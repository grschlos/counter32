==> flow/design.v <==
module dac
#(
	parameter DATA_WIDTH=8, parameter ADDR_WIDTH=11
 )
(
 input wire clk,
 input wire init, input wire res,
 input wire we, input wire [DATA_WIDTH-1:0]addr,
 input wire [DATA_WIDTH-1:0]data_in,
 output wire [DATA_WIDTH-1:0]data_out,
 input wire we32,
 input wire [31:0]data_in32,
 output reg READ,
 output reg nCS,
 output reg nRESET,
 output reg nLDAC,
 output wire [1:0]ch,
 output wire [11:0]data,
 input wire startStep,
 output reg start_counter
);
reg [DATA_WIDTH-1:0]ram[ADDR_WIDTH-1:0];
wire [3:0]mask;
assign data[7:0]  = ram[1];
assign data[11:8] = ram[2][3:0];
assign mask = ram[2][7:4];
wire reset;
assign reset = res || ram[0][0];
always @(posedge clk) begin 
	if(reset) begin
		ram[0] <= 8'b00000000;
		ram[1] <= 8'b00000000;
		ram[2] <= 8'b10001000;
	end
	if(init) begin
		ram[0] <= 8'b00000000;
		ram[1] <= 8'b00000000;
		ram[2] <= 8'b10001000;
	end
	if(we) begin
		case(addr)
			8'h02:  ram[3] <= data_in;
			8'h03:  ram[4] <= data_in;
			8'h04:  ram[5] <= data_in;
			8'h05:  ram[6] <= data_in;
			8'h06:  ram[7] <= data_in;
			8'h07:  ram[8] <= data_in;
			8'h08:  ram[9] <= data_in;
			8'h09:  ram[10] <= data_in;
			8'h0a:  ram[0] <= data_in;
			8'h0b:  ram[1] <= data_in;
			8'h0c: begin
				ram[2] <= data_in;
				case(mask)
					4'b1000: ch <= 2'b00;
					4'b0100: ch <= 2'b01;
					4'b0010: ch <= 2'b11;
					4'b0001: ch <= 2'b10;
					default: ch <= 2'b00;
				endcase
			end
		endcase
	end
	if(we32) begin
		if(addr == 8'h0d) begin
			ram[1] <= data_in32[7:0];
			ram[2] <= data_in32[15:8];
			case(mask)
				4'b1000: ch <= 2'b00;
				4'b0100: ch <= 2'b01;
				4'b0010: ch <= 2'b11;
				4'b0001: ch <= 2'b10;
				default: ch <= 2'b00;
			endcase
	  	end
	end
	case(addr)
		8'h02: 	data_out <= ram[3];
		8'h03:   data_out <= ram[4];
		8'h04: 	data_out <= ram[5];
		8'h05:   data_out <= ram[6];
		8'h06: 	data_out <= ram[7];
		8'h07:   data_out <= ram[8];
		8'h08: 	data_out <= ram[9];
		8'h09:   data_out <= ram[10];
		8'h0a:	data_out <= ram[0];
		8'h0b:   data_out <= ram[1];
		8'h0c:   data_out <= ram[2];
		8'h0d:   data_out <= ram[1];
		8'h0e:	data_out <= ram[2];
	endcase
	if(reset) begin
		ram[0] <= 0;
		ram[1] <= 0;
		ram[2] <= 8'b10001000;
	end
end
dac_7624 #(.CLK_FREQ(50000000)) dac_7624_inst
(
	READ,
	nCS,
	nRESET,
	nLDAC,
	startStep,
	start_counter,
	clk,
	reset,
	init,
	we
);
endmodule
module dac_7624 #(parameter CLK_FREQ=50000000)
(
 output reg READ,
 output reg nCS,
 output reg nRESET,
 output reg nLDAC,
 input wire startStep,
 output reg start_counter,
 input wire clk,
 input wire reset,
 input wire init,
 input wire write
);
(* syn_encoding = "safe" *) reg [3:0] state;
parameter INIT = 0, IDLE = 1, RESET0 = 2, RESET1 = 3, FIN0 = 4, FIN1 = 5, WRITE0 = 6, WRITE1 = 7, WRITE2 = 8, WRITE3 = 9, DLY0 = 10, DLY1 = 11;
integer res_count;
integer write_count;
integer start_count;
always @(posedge clk) begin
   if (init)  state <= INIT;
	if (reset) state <= RESET0;
   case (state)
	   INIT: begin
			READ <= 1'b1;
			nCS <= 1'b1;
		   nRESET <= 1'b1;
			nLDAC <= 1'b1;
			state <= IDLE;
		end
	   IDLE: begin
		   if (reset) begin
			   state <= RESET0;
			end
			if (init) begin 
				state <= INIT;
			end
			if (startStep) begin
				state <= FIN0;
			end
			else begin
			   if (write) begin
			      state <= DLY0;
				end
				else begin
					state <= IDLE;
				end
			end
		end
		FIN0: begin
			if (reset) begin
				state <= RESET0;
			end
			start_count <= 5;
			start_counter <= 1'b1;
			state <= FIN1;
		end
		FIN1: begin
			if (reset) begin
				start_counter <= 1'b0;
				state <= RESET0;
			end
			if (start_count > 0) begin
				start_count <= start_count - 1;
			end
			else begin
				start_counter <= 1'b0;
				state <= IDLE;
			end
		end
		RESET0: begin
			nRESET <= 1'b0;
		   res_count <= 3;
			state <= RESET1;
		end
		RESET1: begin
		   if (res_count > 0) begin
				res_count <= res_count - 1;
			end
			else begin
			   state <= INIT;
			end
		end
		DLY0: begin
			if (reset) begin
				state <= RESET0;
			end
			write_count <= 10;
			state <= DLY1;
		end
		DLY1: begin
			if (reset) begin
				state <= RESET0;
			end
			if (write_count>0) begin
				write_count <= write_count - 1;
			end
			else begin
				state <= WRITE0;
			end
		end
		WRITE0: begin
			if (reset) begin
			   state <= RESET0;
			end
			READ <= 1'b0;
			nLDAC <= 1'b0;
			write_count <= 3;
			state <= WRITE1;
		end
		WRITE1: begin
			if (reset) begin
			   state <= RESET0;
			end
		   if (write_count>0) begin
				write_count <= write_count - 1;
			end
			else begin
			   write_count <= 3;
				nCS <= 1'b0;
			   state <= WRITE2;
			end
		end
		WRITE2: begin
			if (reset) begin
			   state <= RESET0;
			end
			if (write_count>0) begin
				write_count <= write_count - 1;
			end
			else begin
				write_count <= 4;
				nCS <= 1'b1;
				state <= WRITE3;
			end
		end
		WRITE3: begin
			if (reset) begin
			   state <= RESET0;
			end
			if (write_count>0) begin
				write_count <= write_count - 1;
			end
			else begin
				nLDAC <= 1'b1;
				READ <= 1'b1;
				if (startStep) begin
					state <= FIN0;
				end
				else begin
					state <= IDLE;
				end
			end
		end
		default: begin
		   state <= IDLE;
		end
	endcase
end
endmodule
**Step by step through the tools: dac**

The steps from the RTL of dac to its reports follow in flow order.
Line numbers count from 1 in the design file above.
Not given: n/a

- Top module: dac
- Clock input: clk
- Cell library: sky130hd
- Library corner: tt_025C_1v80

**Word level**

Source: Yosys, flattened and elaborated. Widths are those after wreduce. Registers that Yosys merges into a memory's read port (data or address) are not register bits. Print and check cells do not count. Equal cells are merged and count once.

- Cells after elaboration: 135
- Bits of input ports: 54
- Register bits after elaboration: 202
- Output and inout bits: 27

- Muxes and demuxes: 48
- Reduce/logical cells: 26
- Magnitude comparators: 3
- Eq/ne operators: 34
- Add/subtract/negate cells: 3

Operators by type and width:

| cell | count |
|---|---|
| 32-bit case mux with 5-bit select | 1 |
| 32-bit 2-to-1 mux | 5 |
| 32-bit case mux with 2-bit select | 2 |
| 8-bit 2-to-1 mux | 13 |
| 32-bit by 1-bit greater-than comparator with 1-bit output with constant B | 3 |
| 32-bit by 2-bit subtractor with 32-bit output with constant B | 3 |
| 8-bit case mux with 11-bit select | 1 |
| 8-bit by 4-bit == test with 1-bit output with constant B | 7 |
| 4-bit case mux with 11-bit select | 1 |
| 4-bit 2-to-1 mux | 11 |
| 8-bit by 3-bit == test with 1-bit output with constant B | 4 |
| 2-bit AND reduction | 13 |
| 4-bit by 3-bit == test with 1-bit output with constant B | 5 |
| 4-bit == test with constant B | 4 |
| 8-bit by 2-bit == test with 1-bit output with constant B | 2 |
| 4-bit by 2-bit == test with 1-bit output with constant B | 3 |
| 11-bit nonzero test | 1 |
| 4-bit by 1-bit == test with 1-bit output with constant B | 2 |
| 2-bit 2-to-1 mux | 4 |
| 2-bit by 1-bit inequality test with 1-bit output with constant B | 3 |
| 2-bit inequality test with constant B | 3 |
| 2-bit nonzero test | 3 |
| 2-bit OR reduction | 3 |
| 3-bit nonzero test | 2 |
| 6-bit nonzero test | 1 |
| 2-bit case mux with 3-bit select | 1 |
| 1-bit case mux with 3-bit select | 2 |
| 4-bit zero test | 1 |

Other operator kinds: 6; their cells: 10.

**Longest topological paths**

Longest topological path by Yosys (ltp), each cell counted once; first at word level (registers and memories cut), then after technology mapping (sequential cells cut; the memories' decode and read muxes count).

- Depth after elaboration: 6
- ABC_AREA: 0
- Gate-level depth with buffers: 10
- Depth with buffers taken out: 8

**Mapped cells and area**

The flow's flattened synthesis, as Yosys stat reports it; memories are mapped. The netlist is that of the ABC_AREA named above (0 if unset); the other value can give another one.
The area totals of this step are shown rounded.

Cells by type:

| cell | count |
|---|---|
| sky130_fd_sc_hd__edfxtp_1 | 172 |
| sky130_fd_sc_hd__dfxtp_1 | 30 |
| sky130_fd_sc_hd__nor2_1 | 139 |
| sky130_fd_sc_hd__xnor2_1 | 51 |
| sky130_fd_sc_hd__a21oi_1 | 46 |
| sky130_fd_sc_hd__xor2_1 | 24 |
| sky130_fd_sc_hd__nand2_1 | 53 |
| sky130_fd_sc_hd__nor3b_1 | 25 |
| sky130_fd_sc_hd__nor3_1 | 31 |
| sky130_fd_sc_hd__clkbuf_1 | 35 |
| sky130_fd_sc_hd__o21ai_0 | 26 |
| sky130_fd_sc_hd__nor4_1 | 20 |
| sky130_fd_sc_hd__mux2i_1 | 12 |
| sky130_fd_sc_hd__a22oi_1 | 15 |
| sky130_fd_sc_hd__or3_1 | 18 |
| sky130_fd_sc_hd__a211oi_1 | 14 |
| sky130_fd_sc_hd__nand3_1 | 17 |
| sky130_fd_sc_hd__a221oi_1 | 9 |

Not listed: further types 47, cells in them 152.

- Cell area after synthesis: 9890 µm²
- Sequential area: 5770 µm²
- Cell count: 889
- Buffers: 43
- Flip-flops: 202

By module: a second synthesis without flattening, with its own total; a netlist apart from the flattened one above.

- Cell total of the unflattened synthesis: 952
- Area (unflattened synthesis): 10300 µm²

Rows give one instance, submodules left out.

Modules:

| module | times used | area (µm²) | seq. area (µm²) | cells |
|---|---|---|---|---|
| dac_7624 (CLK_FREQ=50000000) | 1 | 5860 | 3080 | 577 |
| dac | 1 | 4430 | 2680 | 375 |

**Worst setup path after synthesis**

Source: OpenSTA report_checks on the synthesized netlist (no wires, ideal clock, input and output delay 20% of the period each), path of least setup slack; recovery checks are left aside. Register names are those of the netlist, which keeps one name where synthesis merged equal registers.

- Kind: register to register
- Start point: reg dac_7624_inst.write_count[0]
- End point: reg dac_7624_inst.write_count[0]
- Path slack: 0.009 ns
- Clock period: 4.01 ns
- Data required time: 3.540 ns
- Delay of the path: 4.001 ns
- Arrival: 3.531 ns
- Buffers on the path: 0
- Stages on the path: 8
- Synthesis period reached: 4.001 ns

"delay of the path" = arrival - input delay + setup time.
"stages on the path": output pins that drive a net of the path, with the launching flip-flop's if there is one; two outputs of one cell count as two.
"synthesis period reached" is the clock period less the worst setup slack; recovery checks do not enter. This is arithmetic on one report: input and output delays are still those of the set period (20% each).
Between the ends stands the longest chain of elaborated cells between them, by number of cells; it is not shown to be the way that was timed. Of several equally long chains one is given.
Each line given opens the expression or statement behind the cell; cells for indexed reads and writes are added by Yosys, which also makes memories of some case tables.
At most two assigning lines are given for a register; there are more.
Only ways into the end's enable, where the timed path ends, are counted here.

- Cells stage by stage: sky130_fd_sc_hd__edfxtp_1 sky130_fd_sc_hd__inv_1 sky130_fd_sc_hd__ha_1 sky130_fd_sc_hd__nor3b_1 sky130_fd_sc_hd__nand4_1 sky130_fd_sc_hd__nor4_1 sky130_fd_sc_hd__or2_0 sky130_fd_sc_hd__a21boi_0
- Length of the longest elaborated chain: 3

RTL lines, path after synthesis:

| item | RTL line | RTL |
|---|---|---|
| from (decl) | 128 | `integer write_count;` |
| from (assign) | 206 | `write_count <= write_count - 1;` |
| from (assign) | 226 | `write_count <= write_count - 1;` |
| 32-bit by 1-bit greater-than comparator with 1-bit output | 205 | `if (write_count>0) begin` |
| 2-bit by 1-bit inequality test with 1-bit output | n/a |  |
| 2-bit AND reduction | n/a |  |
| to (assign) | 206 |  |
| to (assign) | 226 |  |
| to (decl) | 128 |  |

**Timing after layout**

From the final timing report of run 1: the path of least setup slack in the routed layout; clock arrival at registers is part of the times.

- Kind: register to register
- Start point: reg dac_7624_inst.start_count[0]
- End point: reg dac_7624_inst.start_count[9]
- Clock period: 3.54 ns
- Buffers on the path: 1
- Path slack: 0.54 ns
- Data required time: 3.77 ns
- Arrival: 3.23 ns
- Stages on the path: 9

Between the ends stands the longest chain of elaborated cells between them, by number of cells; it is not shown to be the way that was timed. Of several equally long chains one is given.
Only ways into the end's enable, where the timed path ends, are counted here.

- Cells stage by stage: sky130_fd_sc_hd__edfxtp_1 sky130_fd_sc_hd__inv_1 sky130_fd_sc_hd__ha_1 sky130_fd_sc_hd__or4b_4 sky130_fd_sc_hd__or2_1 sky130_fd_sc_hd__or4_4 sky130_fd_sc_hd__o21ai_4 sky130_fd_sc_hd__o31ai_4 sky130_fd_sc_hd__buf_4
- Length of the longest elaborated chain: 3

RTL lines, path post-layout:

| item | RTL line | RTL |
|---|---|---|
| from (decl) | 129 | `integer start_count;` |
| from (assign) | 164 | `start_count <= 5;` |
| from (assign) | 174 | `start_count <= start_count - 1;` |
| 32-bit by 1-bit greater-than comparator with 1-bit output | 173 | `if (start_count > 0) begin` |
| 2-bit by 1-bit inequality test with 1-bit output | n/a |  |
| 2-bit AND reduction | n/a |  |
| to (assign) | 164 |  |
| to (assign) | 174 |  |
| to (decl) | 129 |  |

==> results <==
Measured data: module dac, platform sky130hd, 2 stored runs of the flow under differing settings, order arbitrary. Input and output delays are each 20% of the period that was set; the output load is 0.01 pF.
"period achieved" is the run's clock period less its worst setup slack. It is reckoned from that one timing run; input and output delays stay at 20% of the period that was set.
"critical path time" means the part of the period allowed to the worst setup path (the constraints hold back 20% at inputs and 20% at outputs) less its slack; where the path has registers, the arrival times of their clocks count too.
By "total design power" is meant OpenSTA's value without simulated activity: inputs other than the clock are taken to toggle once in ten clock periods, and the tool carries that through the logic.
The results are shown rounded.

### Run 1

Settings: `period_ns=3.54`, `CORE_UTILIZATION=25`, `SETUP_SLACK_MARGIN=-0.34`, `PLACE_DENSITY_LB_ADDON=0.13`, `CORE_MARGIN=3`, `TNS_END_PERCENT=35`, `GPL_TIMING_DRIVEN=1`, `CTS_CLUSTER_SIZE=47`, `CAP_MARGIN=10`, `SLEW_MARGIN=20`

- Chip area in the Yosys report: 9890 µm²
- Total design power: 7480 µW
- Period achieved: 3.004 ns
- Setup slack of the worst path: 0.536 ns
- Sum of negative setup slack: 0.000 ns
- Standard-cell area after layout: 12200 µm²
- Worst hold slack: 0.468 ns
- Critical path time: 3.00 ns
- Worst path kind: register to register
- Overall die area: 42000 µm²

### Run 2

Settings: `period_ns=6.44`, `CORE_UTILIZATION=26`, `SETUP_SLACK_MARGIN=1.38`, `CORE_ASPECT_RATIO=1.12`, `CELL_PAD_IN_SITES_GLOBAL_PLACEMENT=0`, `CELL_PAD_IN_SITES_DETAIL_PLACEMENT=2`, `ABC_AREA=0`, `CTS_CLUSTER_SIZE=17`, `CAP_MARGIN=20`, `CORE_MARGIN=2`, `SLEW_MARGIN=20`

- Chip area in the Yosys report: 9890 µm²
- Total design power: 4080 µW
- Period achieved: 4.142 ns
- Setup slack of the worst path: 2.30 ns
- Sum of negative setup slack: 0.000 ns
- Standard-cell area after layout: 11900 µm²
- Worst hold slack: 0.552 ns
- Critical path time: 2.85 ns
- Worst path kind: input to register
- Overall die area: 39600 µm²
